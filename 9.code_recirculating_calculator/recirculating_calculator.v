==> flow/design.v <==
module recirculating_calculator
(
    input clk,
    input reset_n,
    input [1:0] operation,
    input [31:0] val1,
    output [31:0] out
);
    localparam SUM = 2'd0;
    localparam SUB = 2'd1;
    localparam MUL = 2'd2;
    localparam DIV = 2'd3;
    reg [31:0] outreg;
    reg [31:0] cal_result;
    always @(posedge clk, negedge reset_n) begin
        if(!reset_n) begin
            outreg <= 32'd0;
        end else begin
            outreg <= cal_result;
        end
    end
    assign out = outreg;
    always @(*) begin
        case(operation)
            SUM:
                cal_result = outreg + val1;
            SUB:
                cal_result = outreg - val1;
            MUL:
                cal_result = outreg * val1;
            DIV:
                cal_result = outreg / val1;
        endcase
    end
endmodule
From RTL to reports: recirculating_calculator
What the tools print for recirculating_calculator, step after step.
Lines are those of the file above, counted from 1.
Operators: Yosys type, input widths -> output width; for muxes data width and select width s.
Cell names lack the library's common part.
{ "design": {"design": "recirculating_calculator", "clock": "clk", "cell_library": "sky130hd", "lib_corner": "tt_025C_1v80"} }

After elaboration
Source: Yosys, flattened and elaborated, memories not mapped. Widths are those after wreduce; folded enables and synchronous resets count as part of the registers. Registers that Yosys merges into a memory's read port (data or address) are not register bits. Print and check cells do not count. Equal cells are merged and count once.
{ "bits": {"reg_bits": 32, "elab_cells": 10} }
{ "op_classes": {"addsub": 2, "n_mul": 1, "n_div": 1, "eq_ne": 3, "muxes": 1, "reduce_and_logical": 1} }
{ "ops": {"columns": ["operator", "count"], "rows": [
  ["$div 32x32->32", 1],
  ["$mul 32x32->32", 1],
  ["$pmux 32 s4", 1],
  ["$add 32x32->32", 1],
  ["$sub 32x32->32", 1],
  ["$eq 2x2->1 const B", 2],
  ["$eq 2x1->1 const B", 1],
  ["$logic_not 2->1", 1]
]} }

Depth
Yosys ltp: most cells in a row. Word level: on the elaborated netlist, between registers, memories and ports. Mapped: between sequential cells and ports; inverters and the memories' decode and read muxes count.
{ "depth": {"word_depth": 2, "abc_area": 0, "mapped_depth": 355} }

Mapped cells and area
The flow's flattened synthesis, as Yosys stat reports it; memories are mapped. The netlist is that of the ABC_AREA named above (0 if unset); the other value can give another one.
The area totals of this step are shown rounded.
{ "by_type": {"columns": ["type", "count", "type_area_um2"], "rows": [
  ["ha_1", 687, 8.6E+03],
  ["fa_1", 409, 8.19E+03],
  ["nand2_1", 901, 3.38E+03],
  ["xnor2_1", 306, 2680.07],
  ["inv_1", 657, 2.47E+03],
  ["a21oi_1", 427, 2137.05],
  ["nor2_1", 520, 1.95E+03],
  ["xor2_1", 179, 1.57E+03],
  ["o21ai_0", 308, 1.54E+03],
  ["a21o_1", 189, 1.42E+03],
  ["o21a_1", 131, 983.443],
  ["mux2_2", 80, 900.864],
  ["dfrtp_1", 32, 800.768],
  ["clkbuf_1", 205, 769.488],
  ["nor3_1", 136, 680.653],
  ["nand3_1", 130, 650.624],
  ["and2_1", 97, 606.832],
  ["a31oi_1", 68, 425.408]
]} }
Not listed: further types 81, cells in them 983.
{ "synth_totals": {"stdcells": 6445, "yosys_area_mm2": 0.0472, "seq_area_mm2": 0.0008008, "flip_flops": 32} }

Path before layout
OpenSTA on the mapped netlist: ideal clock, no wires. The path of least setup slack (recovery checks aside). Input and output delay are each 20% of the period. Register names are those of the netlist, which keeps one name where synthesis merged equal registers.
{ "synth_timing": {"kind": "input -> register", "from": "input val1[0]", "to": "register outreg[0]", "period_ps": 78300, "in_delay_ps": 15660, "arrival_time_ps": 82538, "required_ps": 78161, "path_slack_ps": -4376, "path_delay_ps": 67017, "stages": 308, "path_buffers": 42, "synth_period_reached_ps": 82676} }
"path_delay_ps" is the arrival time less input delay plus setup time.
"stages": output pins that drive a net of the path, with the launching flip-flop's if there is one; two outputs of one cell count as two.
"synth_period_reached_ps" is the clock period less the worst setup slack; recovery checks do not enter. This is arithmetic on one report: input and output delays are still those of the set period (20% each).
Between the ends stands the longest chain of elaborated cells between them, by number of cells; it is not shown to be the way that was timed. Of several equally long chains one is given.
A line is the first line of the expression or statement that the cell stems from. Yosys adds cells for indexed reads and writes and turns some case tables into memories.
{ "synth_via": {"cell_sequence": "inv_1 -> ha_1 -> nor4b_1 -> nand3_1 -> nor3_1 -> nand4_1 -> a22o_1 -> inv_1 -> ha_1 -> o21ai_0 -> nor2b_1 -> nor3_1 -> nand2_1 -> nand2_1 -> inv_1 -> ha_1 -> o21ai_0 -> a21o_1 -> [... 272 more ...] -> clkbuf_1 -> nand2_1 -> o21ai_0 -> ha_1 -> a21o_1 -> a21o_1 -> a21oi_1 -> nor2b_1 -> o21ai_0 -> nand2b_1 -> a21oi_1 -> nor2b_1 -> o21ai_0 -> a21oi_1 -> o21ai_0 -> a21oi_1 -> o211ai_1 -> nand3_1", "elab_chain_cells": 2, "cone_cells": 5, "classes_between": "add/sub (2); mul (1); div (1); mux (1)"} }
{ "synth_lines": {"columns": ["element", "line_no", "rtl"], "rows": [
  ["start: declaration", 6, "input [31:0] val1,"],
  ["$div 32x32->32", 32, "cal_result = outreg / val1;"],
  ["$pmux 32 s4", 24, "case(operation)"],
  ["end: assignment", 17, "outreg <= 32'd0;"],
  ["end: assignment", 19, "outreg <= cal_result;"],
  ["end: declaration", 13, "reg [31:0] outreg;"]
]} }

Path in the finished layout
From the final timing report of entry A: the path of least setup slack in the routed layout; clock arrival at registers is part of the times.
The report prints the path's times to 10 ps; the period is as set.
{ "layout_timing": {"kind": "input -> register", "from": "input val1[0]", "to": "register outreg[0]", "period_ps": 83400, "in_delay_ps": 16680, "arrival_time_ps": 82970, "required_ps": 83610, "path_slack_ps": 640, "stages": 315, "path_buffers": 42} }
Between the ends stands the longest chain of elaborated cells between them, by number of cells; it is not shown to be the way that was timed. Of several equally long chains one is given.
{ "layout_via": {"cell_sequence": "clkbuf_4 -> clkinvlp_4 -> ha_4 -> nor4b_4 -> nand3_2 -> nor3_4 -> nand4_1 -> a22o_1 -> inv_2 -> ha_4 -> or3_4 -> nand3_2 -> nor4_2 -> o21bai_2 -> ha_2 -> o21bai_1 -> a21o_1 -> nor2_4 -> [... 279 more ...] -> nor3_2 -> or3_4 -> buf_6 -> and3_1 -> or3_4 -> ha_1 -> o21ai_0 -> nand2b_1 -> a21oi_1 -> nor2b_1 -> o21ai_1 -> nand2b_1 -> a21oi_1 -> nor2b_1 -> o21ai_1 -> nand2_1 -> nand2_1 -> nand3_1", "elab_chain_cells": 2, "cone_cells": 5, "classes_between": "add/sub (2); mul (1); div (1); mux (1)"} }
{ "layout_lines": {"columns": ["element", "line_no", "rtl"], "rows": [
  ["start: declaration", 6, "input [31:0] val1,"],
  ["$div 32x32->32", 32, "cal_result = outreg / val1;"],
  ["$pmux 32 s4", 24, "case(operation)"],
  ["end: assignment", 17, "outreg <= 32'd0;"],
  ["end: assignment", 19, "outreg <= cal_result;"],
  ["end: declaration", 13, "reg [31:0] outreg;"]
]} }

Memo
Re: implementation data of recirculating_calculator

Measured results for recirculating_calculator: 2 stored runs of the Yosys and OpenROAD flow on sky130hd. The settings differ; the order carries no meaning. The constraints put input and output delay at 20% of the set period each and load the outputs with 0.01 pF.
"achievedPeriod_ps": clock period set for the run, less the worst setup slack. It is reckoned from that one timing run; input and output delays stay at 20% of the period that was set.
Measured values are rounded.
[
  {
    "run": "entry A",
    "settings": { "period_ns": 83.4, "CORE_UTILIZATION": 42, "SETUP_SLACK_MARGIN": 5.0, "CORE_ASPECT_RATIO": 0.63, "CELL_PAD_IN_SITES_DETAIL_PLACEMENT": 1, "CAP_MARGIN": 20, "CORE_MARGIN": 2, "SLEW_MARGIN": 20 },
    "results": { "post_synth_area_mm2": 0.0472, "finalUtil_pct": 56.2, "stdcell_area_mm2": 0.06258, "die_mm2": 0.1151, "achievedPeriod_ps": 82762, "fin_ws_ps": 638 }
  },
  {
    "run": "entry B",
    "settings": { "period_ns": 152.0, "CORE_UTILIZATION": 23, "SETUP_SLACK_MARGIN": 5.0, "PLACE_DENSITY_LB_ADDON": 0.0, "CORE_MARGIN": 5, "ABC_AREA": 0, "GPL_TIMING_DRIVEN": 0, "MIN_ROUTING_LAYER": "met1", "CAP_MARGIN": 20, "SLEW_MARGIN": 20 },
    "results": { "post_synth_area_mm2": 0.0472, "finalUtil_pct": 25.4, "stdcell_area_mm2": 0.05191, "die_mm2": 0.2144, "achievedPeriod_ps": 134330, "fin_ws_ps": 17670 }
  }
]
