==> flow/design.v <==
module fibonacci_circuit
(
    input clk,
    input reset_n,
    output [31:0] num
);
    reg [31:0] num1;
    reg [31:0] num2;
    always @(posedge clk, negedge reset_n) begin
        if(!reset_n) begin
            num1 <= 32'd1;
            num2 <= 32'd1;
        end else begin
            num1 <= num1 + num2;
            num2 <= num1;
        end
    end
    assign num = num1;
endmodule
# From RTL to reports: fibonacci_circuit
# What the tools print for fibonacci_circuit, step after step.
# Lines are those of the file above, counted from 1.
# Cell names lack the library's common part.
# Not given: --
# inputs
design,fibonacci_circuit
clk_port,clk
lib,sky130hd
lib_corner,tt_025C_1v80

# Elaborated design
# Yosys after proc, flatten, opt, wreduce and memory -nomap, before mapping. Enables and synchronous resets that opt folds into registers are not counted as muxes. Memory bits, and registers merged into a memory's read port (data or address), are not among the register bits. Print and check cells are not counted. Equal cells are merged and count once.
# op_classes
addsub,1
mul,0
div_mod_pow,0
n_cmp,0
n_eq,0
n_shift,0
muxes,0
n_logic,0
reduce_logical,0
# op_table
op,n
32-bit adder,1
# word_totals
ff_bits,64
latch_bits,0
ramBits,0
mem_bits_ro,0
clocked_rd_ports_x_width,0
n_memories,0
in_bits,2
output_inout_bits,32
word_cells,3

# Depth
# Longest topological path by Yosys (ltp), each cell counted once; first at word level (registers and memories cut), then after technology mapping (sequential cells cut; the memories' decode and read muxes count).
# logic_depth
ltp_word,1
abc_area,0
ltp_mapped,9
mapped_depth_nobuf,9

# Netlist
# Yosys stat after the flow's synthesis: flattened, memories mapped to cells. It holds for the ABC_AREA given above (unset counts as 0); a run with the other value may have another netlist.
# Totals and module areas in this step are rounded.
# synth_totals
cells,304
yosys_area_um2,3350
seq_area_um2,1600
ffs,64
n_buf,10
# types
cell_type,n,type_area_um2
dfrtp_1,62,1.55E+03
ha_1,31,387.872
a21oi_1,29,145.139
a21o_1,19,142.637
xor2_1,15,131.376
xnor2_1,13,113.859
nand2_1,19,71.318
dfstp_2,2,52.55
nand3_1,10,50.048
nor2_1,12,45.043
nand4_1,7,43.792
o21ai_0,7,35.034
o21ai_1,7,35.034
o21bai_1,4,30.029
a211oi_1,3,22.522
clkbuf_1,6,22.522
a22oi_4,1,21.27
a31oi_4,1,21.27
# Other cell types: 35; their cells: 56.

# Timing after synthesis
# Path of least setup slack by OpenSTA after synthesis, without wires, with an ideal clock, recovery checks aside; 20% of the period is set as input and as output delay. Where synthesis merged equal registers, the netlist keeps one of their names.
# synth_timing
path_kind,reg-to-reg
from,register num1[10]
to,register num1[31]
clock_period_ns,2.92
setup_time_ns,0.131
launch_ns,0.000
arrival_ns,2.205
required_ns,2.789
slack_ns,0.583
delay_ns,2.336
driving_pins,9
path_buffers,0
synth_period_reached_ns,2.337
# "delay_ns" is the arrival time less input delay plus setup time.
# "driving_pins": output pins that drive a net of the path, with the launching flip-flop's if there is one; two outputs of one cell count as two.
# "synth_period_reached_ns" = period - worst setup slack (recovery checks aside). The figure is calculated, with input and output delays left at 20% of the set period.
# The rows between start and end are the longest chain of elaborated cells between them; the timing report does not say that the signal goes this way. Where chains are equally long, one stands for them.
# A line is the first line of the expression or statement that the cell stems from. Yosys adds cells for indexed reads and writes and turns some case tables into memories.
# synth_via
cell_sequence,dfrtp_1 -> ha_1 -> and3_1 -> o211ai_1 -> o21bai_4 -> a22oi_4 -> a31oi_4 -> o311a_1 -> or3_1
elab_chain_len,1
cells_between,1
cone_lines,1
cone_classes,add/sub (1)
# synth_lines
item,line,text
"start, declared",7,reg [31:0] num1;
"start, assigned",11,num1 <= 32'd1;
"start, assigned",14,num1 <= num1 + num2;
32-bit adder,14,
"end, assigned",11,
"end, assigned",14,
"end, declared",7,

# Path in the finished layout
# Path of least setup slack in the final report of flow run A (OpenROAD, finished layout, wires in). Where an end is a register, its clock arrival counts in the times.
# layout_timing
path_kind,reg-to-reg
from,register num1[9]
to,register num1[18]
clock_period_ns,2.99
setup_time_ns,0.09
launch_ns,0.33
arrival_ns,2.99
required_ns,3.24
slack_ns,0.25
driving_pins,9
path_buffers,0
# The rows between start and end are the longest chain of elaborated cells between them; the timing report does not say that the signal goes this way. Where chains are equally long, one stands for them.
# layout_via
cell_sequence,dfrtp_1 -> ha_1 -> nand2_1 -> o32ai_1 -> a21oi_1 -> a21oi_1 -> nand3_1 -> a311oi_1 -> xor2_1
elab_chain_len,1
cells_between,1
cone_lines,1
cone_classes,add/sub (1)
# layout_lines
item,line,text
"start, declared",7,reg [31:0] num1;
"start, assigned",11,num1 <= 32'd1;
"start, assigned",14,num1 <= num1 + num2;
32-bit adder,14,
"end, assigned",11,
"end, assigned",14,
"end, declared",7,

## Implementation results

Stored flow runs of fibonacci_circuit (2 of them; Yosys, OpenROAD, sky130hd). They differ in their settings and are not a sequence. Constraints: input delay and output delay 20% of the set period each, output load 0.01 pF.
"period_less_ws_ns": clock period set for the run, less the worst setup slack. It is reckoned from that one timing run; input and output delays stay at 20% of the period that was set.
"worst_path_allowed_less_slack_ns" is the time allowed to the run's worst setup path (the clock period less input and output delay, where it has them) less its slack. Clock arrival times count: a late capture clock shortens it, a late launch clock lengthens it.
"design_power_w": no workload was simulated; the value follows from the tool's default switching activity.
The measured numbers are rounded.

Flow run A, flow files:
==> flow/run.sh <==
#!/bin/bash
# the make line also repeats the synthesis and layout settings of config.mk as NAME=value (left out here)
make -C /OpenROAD-flow-scripts/flow DESIGN_CONFIG=/design/flow/config.mk WORK_HOME=/design/flow/orfs CLKGATE_MAP_FILE= finish
==> flow/config.mk <==
export PLATFORM = sky130hd
export DESIGN_NAME = fibonacci_circuit
export DESIGN_NICKNAME = fibonacci_circuit
export VERILOG_FILES = /design/flow/design.v
export SDC_FILE = /design/flow/constraint.sdc
export NUM_CORES = 4
export LEC_CHECK = 0
export CAP_MARGIN = 0
export CORE_ASPECT_RATIO = 1.57
export CORE_MARGIN = 2
export CORE_UTILIZATION = 28
export CTS_CLUSTER_SIZE = 85
export MIN_ROUTING_LAYER = met2
export PLACE_DENSITY = 0.93
export SLEW_MARGIN = 20
export TNS_END_PERCENT = 40
==> flow/constraint.sdc <==
create_clock -name core_clock -period 2.99 [get_ports {clk}]
set_input_delay 0.5980 -clock core_clock [delete_from_list [all_inputs] [get_ports {clk}]]
set_output_delay 0.5980 -clock core_clock [all_outputs]
set_load 0.01 [all_outputs]

==> results of flow run A, as CSV <==
result,value
synthArea_um2,3350
total_die_area_um2,12900
post_route_stdcell_area_um2,4130
finish.utilization_pct,34.9
worstSetupSlack_ns,0.247
setup_tns_ns,0.000
design_power_w,0.0019
period_less_ws_ns,2.743
worst_path_allowed_less_slack_ns,2.74
critical_path_kind,"reg-to-reg"

Flow run B, flow files:
==> flow/run.sh <==
#!/bin/bash
# the make line also repeats the synthesis and layout settings of config.mk as NAME=value (left out here)
make -C /OpenROAD-flow-scripts/flow DESIGN_CONFIG=/design/flow/config.mk WORK_HOME=/design/flow/orfs CLKGATE_MAP_FILE= finish
==> flow/config.mk <==
export PLATFORM = sky130hd
export DESIGN_NAME = fibonacci_circuit
export DESIGN_NICKNAME = fibonacci_circuit
export VERILOG_FILES = /design/flow/design.v
export SDC_FILE = /design/flow/constraint.sdc
export NUM_CORES = 4
export LEC_CHECK = 0
export ABC_AREA = 1
export CAP_MARGIN = 30
export CORE_MARGIN = 5
export CORE_UTILIZATION = 31
export CTS_CLUSTER_SIZE = 83
export GPL_ROUTABILITY_DRIVEN = 0
export GPL_TIMING_DRIVEN = 0
export MIN_ROUTING_LAYER = met1
export PLACE_DENSITY_LB_ADDON = 0.25
export SLEW_MARGIN = 30
==> flow/constraint.sdc <==
create_clock -name core_clock -period 3.62 [get_ports {clk}]
set_input_delay 0.7240 -clock core_clock [delete_from_list [all_inputs] [get_ports {clk}]]
set_output_delay 0.7240 -clock core_clock [all_outputs]
set_load 0.01 [all_outputs]

==> results of flow run B, as CSV <==
result,value
synthArea_um2,3990
total_die_area_um2,15200
post_route_stdcell_area_um2,4890
finish.utilization_pct,38.7
worstSetupSlack_ns,1.49
setup_tns_ns,0.000
design_power_w,0.00168
period_less_ws_ns,2.131
worst_path_allowed_less_slack_ns,1.41
critical_path_kind,"reg-to-output"
